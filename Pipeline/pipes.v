==> flow/design.v <==
`timescale 1ns/1ns
module IFID(clk, rst, ld, flush, inst, adder1, inst_out, adder1_out);
    input clk, rst, flush, ld;
    input [31:0] inst, adder1;
    output reg [31:0] inst_out, adder1_out;
    always @(posedge clk) begin
        if (flush) begin
            inst_out = 32'b0;
        end
        else
            if (rst) 
                {adder1_out,inst_out} = {64'b0};
        else begin
            if (ld) begin
                inst_out = inst;
                adder1_out = adder1;    
                end
            end
        end
endmodule
module IDEX (clk, rst, read_data1, read_data2, sgn_ext, Rt, Rd, Rs, adder1, read_data1_out,
		  read_data2_out, sgn_ext_out, Rt_out, Rd_out, Rs_out, adder1_out,alu_op_in, alu_src_in, reg_write_in,
		  reg_dst_in, mem_read_in, mem_write_in,
		  mem_to_reg_in, alu_op, alu_src, reg_write, reg_dst, mem_read, mem_write, mem_to_reg);
    input clk, rst, alu_src_in, reg_write_in, mem_read_in, mem_write_in;
    input [1:0] reg_dst_in, mem_to_reg_in;
    input [2:0] alu_op_in;
    input [4:0] Rt, Rd, Rs;
    input [31:0] read_data1, read_data2, sgn_ext, adder1;
    output reg alu_src, mem_read, mem_write, reg_write;
    output reg [2:0] alu_op;
    output reg [1:0] mem_to_reg, reg_dst;
    output reg [31:0] read_data1_out, read_data2_out, sgn_ext_out, adder1_out;
    output reg [4:0] Rt_out, Rd_out, Rs_out;
    always @(posedge clk) begin
        if (rst) begin
            {read_data1_out, read_data2_out, sgn_ext_out, adder1_out, Rt_out, Rd_out,
	     Rs_out, alu_op, alu_src, reg_write, reg_dst, mem_read, mem_write,
             mem_to_reg} = {128'b0, 15'b0,3'b000, 1'b0, 1'b0, 2'b00, 1'b0, 1'b0, 2'b00};
       		 end
        else begin
            {read_data1_out, read_data2_out, sgn_ext_out, adder1_out} = {read_data1, read_data2, sgn_ext, adder1};
            {Rt_out, Rd_out, Rs_out} = {Rt, Rd, Rs};
            {alu_op, alu_src, reg_write, reg_dst, mem_read, mem_write, mem_to_reg} = {alu_op_in, alu_src_in, reg_write_in, reg_dst_in, mem_read_in, mem_write_in, mem_to_reg_in};
        end
    end
endmodule
module EXMEM(clk, rst, adder1, zero, alu_result, mux3_out, mux5_out, adder1_out,
		   zero_out, alu_result_out, mux3_out_out, mux5_out_out, mem_write_in, mem_read_in, mem_to_reg_in, reg_write_in,
                  mem_write, mem_read, mem_to_reg, reg_write);
    input clk, rst, zero, reg_write_in, mem_read_in, mem_write_in;
    input [1:0] mem_to_reg_in;
    input [4:0] mux5_out;
    input [31:0] alu_result, mux3_out, adder1;
    output reg zero_out, mem_read, mem_write, reg_write;
    output reg [1:0] mem_to_reg;
    output reg [4:0] mux5_out_out;
    output reg [31:0] alu_result_out, mux3_out_out, adder1_out;
    always @(posedge clk) begin
        if (rst)
            {adder1_out, zero_out, alu_result_out, mux3_out_out, mux5_out_out, mem_write,
             mem_read, mem_to_reg, reg_write} = {32'b0, 1'b0, 32'b0, 32'b0, 5'b0, 1'b0, 1'b0, 2'b00, 1'b0};
        else
            {adder1_out, zero_out, alu_result_out, mux3_out_out, mux5_out_out} = {adder1, zero, alu_result, mux3_out, mux5_out};
            {mem_write, mem_read, mem_to_reg, reg_write} = {mem_write_in, mem_read_in, mem_to_reg_in, reg_write_in};
    end
endmodule
module MEMWB(clk, rst, data_from_data_memory_in, alu_result_in, mux5_out_in, adder1_in,
		           data_from_memory_out, alu_result_out, mux5_out_in_out, adder1_out,
                   mem_to_reg_in, reg_write_in, mem_to_reg_out, reg_write_out);
    input clk, rst, reg_write_in;
    input [1:0] mem_to_reg_in;
    input [4:0] mux5_out_in;
    input [31:0] data_from_data_memory_in, alu_result_in, adder1_in;
    output reg reg_write_out;
    output reg [1:0] mem_to_reg_out;
    output reg [31:0] data_from_memory_out, alu_result_out, adder1_out;
    output reg [4:0] mux5_out_in_out;
    always @(posedge clk) begin
        if (rst)
            {data_from_memory_out, alu_result_out, mux5_out_in_out, adder1_out,
             mem_to_reg_out, reg_write_out} = {32'b0, 32'b0, 5'b0, 32'b0, 2'b00, 1'b0};
        else
            {data_from_memory_out, alu_result_out, mux5_out_in_out, adder1_out} = {data_from_data_memory_in, alu_result_in, mux5_out_in, adder1_in};
            {mem_to_reg_out, reg_write_out} = {mem_to_reg_in, reg_write_in};
    end
endmodule
module hazard_detection_unit(IDEX_mem_read, IDEX_Rt, IFID_Rs, IFID_Rt, sel_signal, IFID_Ld, pc_load);
    input IDEX_mem_read;
    input [4:0] IDEX_Rt, IFID_Rs, IFID_Rt;
    output reg sel_signal, IFID_Ld, pc_load;
    always @(IDEX_mem_read, IDEX_Rt, IFID_Rs, IFID_Rt)
    begin
        sel_signal <= 1'b1;
        IFID_Ld <= 1'b1;
        pc_load <= 1'b1;
        if (IDEX_mem_read && ((IDEX_Rt == IFID_Rs) || (IDEX_Rt == IFID_Rt)) ) 
            {sel_signal, IFID_Ld, pc_load} = {1'b0,1'b0,1'b0};
    end
endmodule
module forward_unit(IDEX_Rs, IDEX_Rt, EXMEM_reg_write, EXMEM_Rd,
 MEMWB_reg_write, MEMWB_Rd, forwardA, forwardB);
    input EXMEM_reg_write, MEMWB_reg_write;
    input [4:0] IDEX_Rs, IDEX_Rt, EXMEM_Rd, MEMWB_Rd;
    output reg [1:0] forwardA, forwardB;
    always @(IDEX_Rs, IDEX_Rt, EXMEM_reg_write, EXMEM_Rd, MEMWB_reg_write, MEMWB_Rd) begin
	{forwardA, forwardB} <= {2'b00, 2'b00};
        if ((EXMEM_reg_write)&(EXMEM_Rd != 5'b0)&(EXMEM_Rd == IDEX_Rs))
            forwardA <= 2'b10;
        else if ((MEMWB_reg_write)&(MEMWB_Rd != 5'b0)&(MEMWB_Rd == IDEX_Rt))
            forwardA <= 2'b01;
        if ((EXMEM_reg_write)&(EXMEM_Rd != 5'b0)&(EXMEM_Rd == IDEX_Rs))
            forwardB <= 2'b10;
        else if ((MEMWB_reg_write)&(MEMWB_Rd != 5'b0)&(MEMWB_Rd == IDEX_Rt))
            forwardB <= 2'b01;
    end
endmodule
# Tool chain data of IDEX
# What the tools print for IDEX, step after step.
# Lines are those of the file above, counted from 1.
# Operators carry their Yosys type and port widths (W data, S select, Z words).
# Cell names lack the library's common part.
# The mark -- stands for no value.
# design
design	IDEX
clk_port	clk
cell_library	sky130hd
pvt_corner	tt_025C_1v80

# After elaboration
# Yosys after proc, flatten, opt, wreduce and memory -nomap, before mapping. Enables and synchronous resets that opt folds into registers are not counted as muxes. Memory bits, and registers merged into a memory's read port (data or address), are not among the register bits. Print and check cells are not counted. Equal cells are merged and count once.
# bits
register_bits	154
input_bits	156
out_inout_bits	154

# Logic depth
# Depth = most cells in a row (Yosys ltp): at word level without a register or memory, in the mapped netlist without a sequential cell, where the memories' decode and read muxes count.
# logic_depth
word_depth	0
ABC_AREA	1
mapped_depth	4
ltp_nobuf	2

# After synthesis
# The flow's flattened synthesis, as Yosys stat reports it; memories are mapped. The netlist is that of the ABC_AREA named above (0 if unset); the other value can give another one.
# The area totals of this step are shown rounded.
# synth_totals
stdcells	479
synth_area_mm2	0.0044
sequential_area_mm2	0.0031
ff_cells	154
n_buf	17
# by_type
type	count
dfxtp_1	154
inv_1	154
nor2_1	154
buf_6	7
buf_2	10

# Path before layout
# Source: OpenSTA report_checks on the synthesized netlist (no wires, ideal clock, input and output delay 20% of the period each), path of least setup slack; recovery checks are left aside. Register names are those of the netlist, which keeps one name where synthesis merged equal registers.
# synth_path
kind	input -> register
start	in rst
end	reg alu_op[1]
tclk_ns	0.733
in_delay_ns	0.147
setup_ns	0.112
arrival_ns	0.607
required_ns	0.621
setup_slack_ns	0.014
path_delay_ns	0.572
stages	4
path_buffers	3
synth_period_reached_ns	0.719
# "path_delay_ns" = arrival - input delay + setup time.
# "stages": output pins that drive a net of the path, with the launching flip-flop's if there is one; two outputs of one cell count as two.
# "synth_period_reached_ns" = period - worst setup slack (recovery checks aside). The figure is calculated, with input and output delays left at 20% of the set period.
# synth_between
cell_sequence	buf_2 buf_6 buf_6 nor2_1
elab_chain_cells	0
cells_between	0
# synth_lines
item	line	source
from (decl)	25	input clk, rst, alu_src_in, reg_write_in, mem_read_in, mem_write_in;
to (decl)	31	output reg [2:0] alu_op;

# Below are 2 stored runs of the flow (Yosys, OpenROAD; platform sky130hd) on IDEX, each with its settings, unordered. Constraints: input delay and output delay 20% of the set period each, output load 0.01 pF.
# Settings: . = not set for that run.
stored run	period_ns	CORE_UTILIZATION	SETUP_SLACK_MARGIN	PLACE_DENSITY_LB_ADDON	ABC_AREA	CAP_MARGIN	MAX_ROUTING_LAYER	CORE_MARGIN	SLEW_MARGIN	CELL_PAD_IN_SITES_DETAIL_PLACEMENT	CTS_CLUSTER_SIZE	CTS_CLUSTER_DIAMETER
entry A	0.67	72	0.16	0.28	1	25	met4	2	20	.	.	.
entry B	1.09	40	.	.	1	20	met5	2	25	2	63	40
# Entry A: unfinished; error PPL-0024 in placement
# Entry B: unfinished; error DPL-0033 in placement
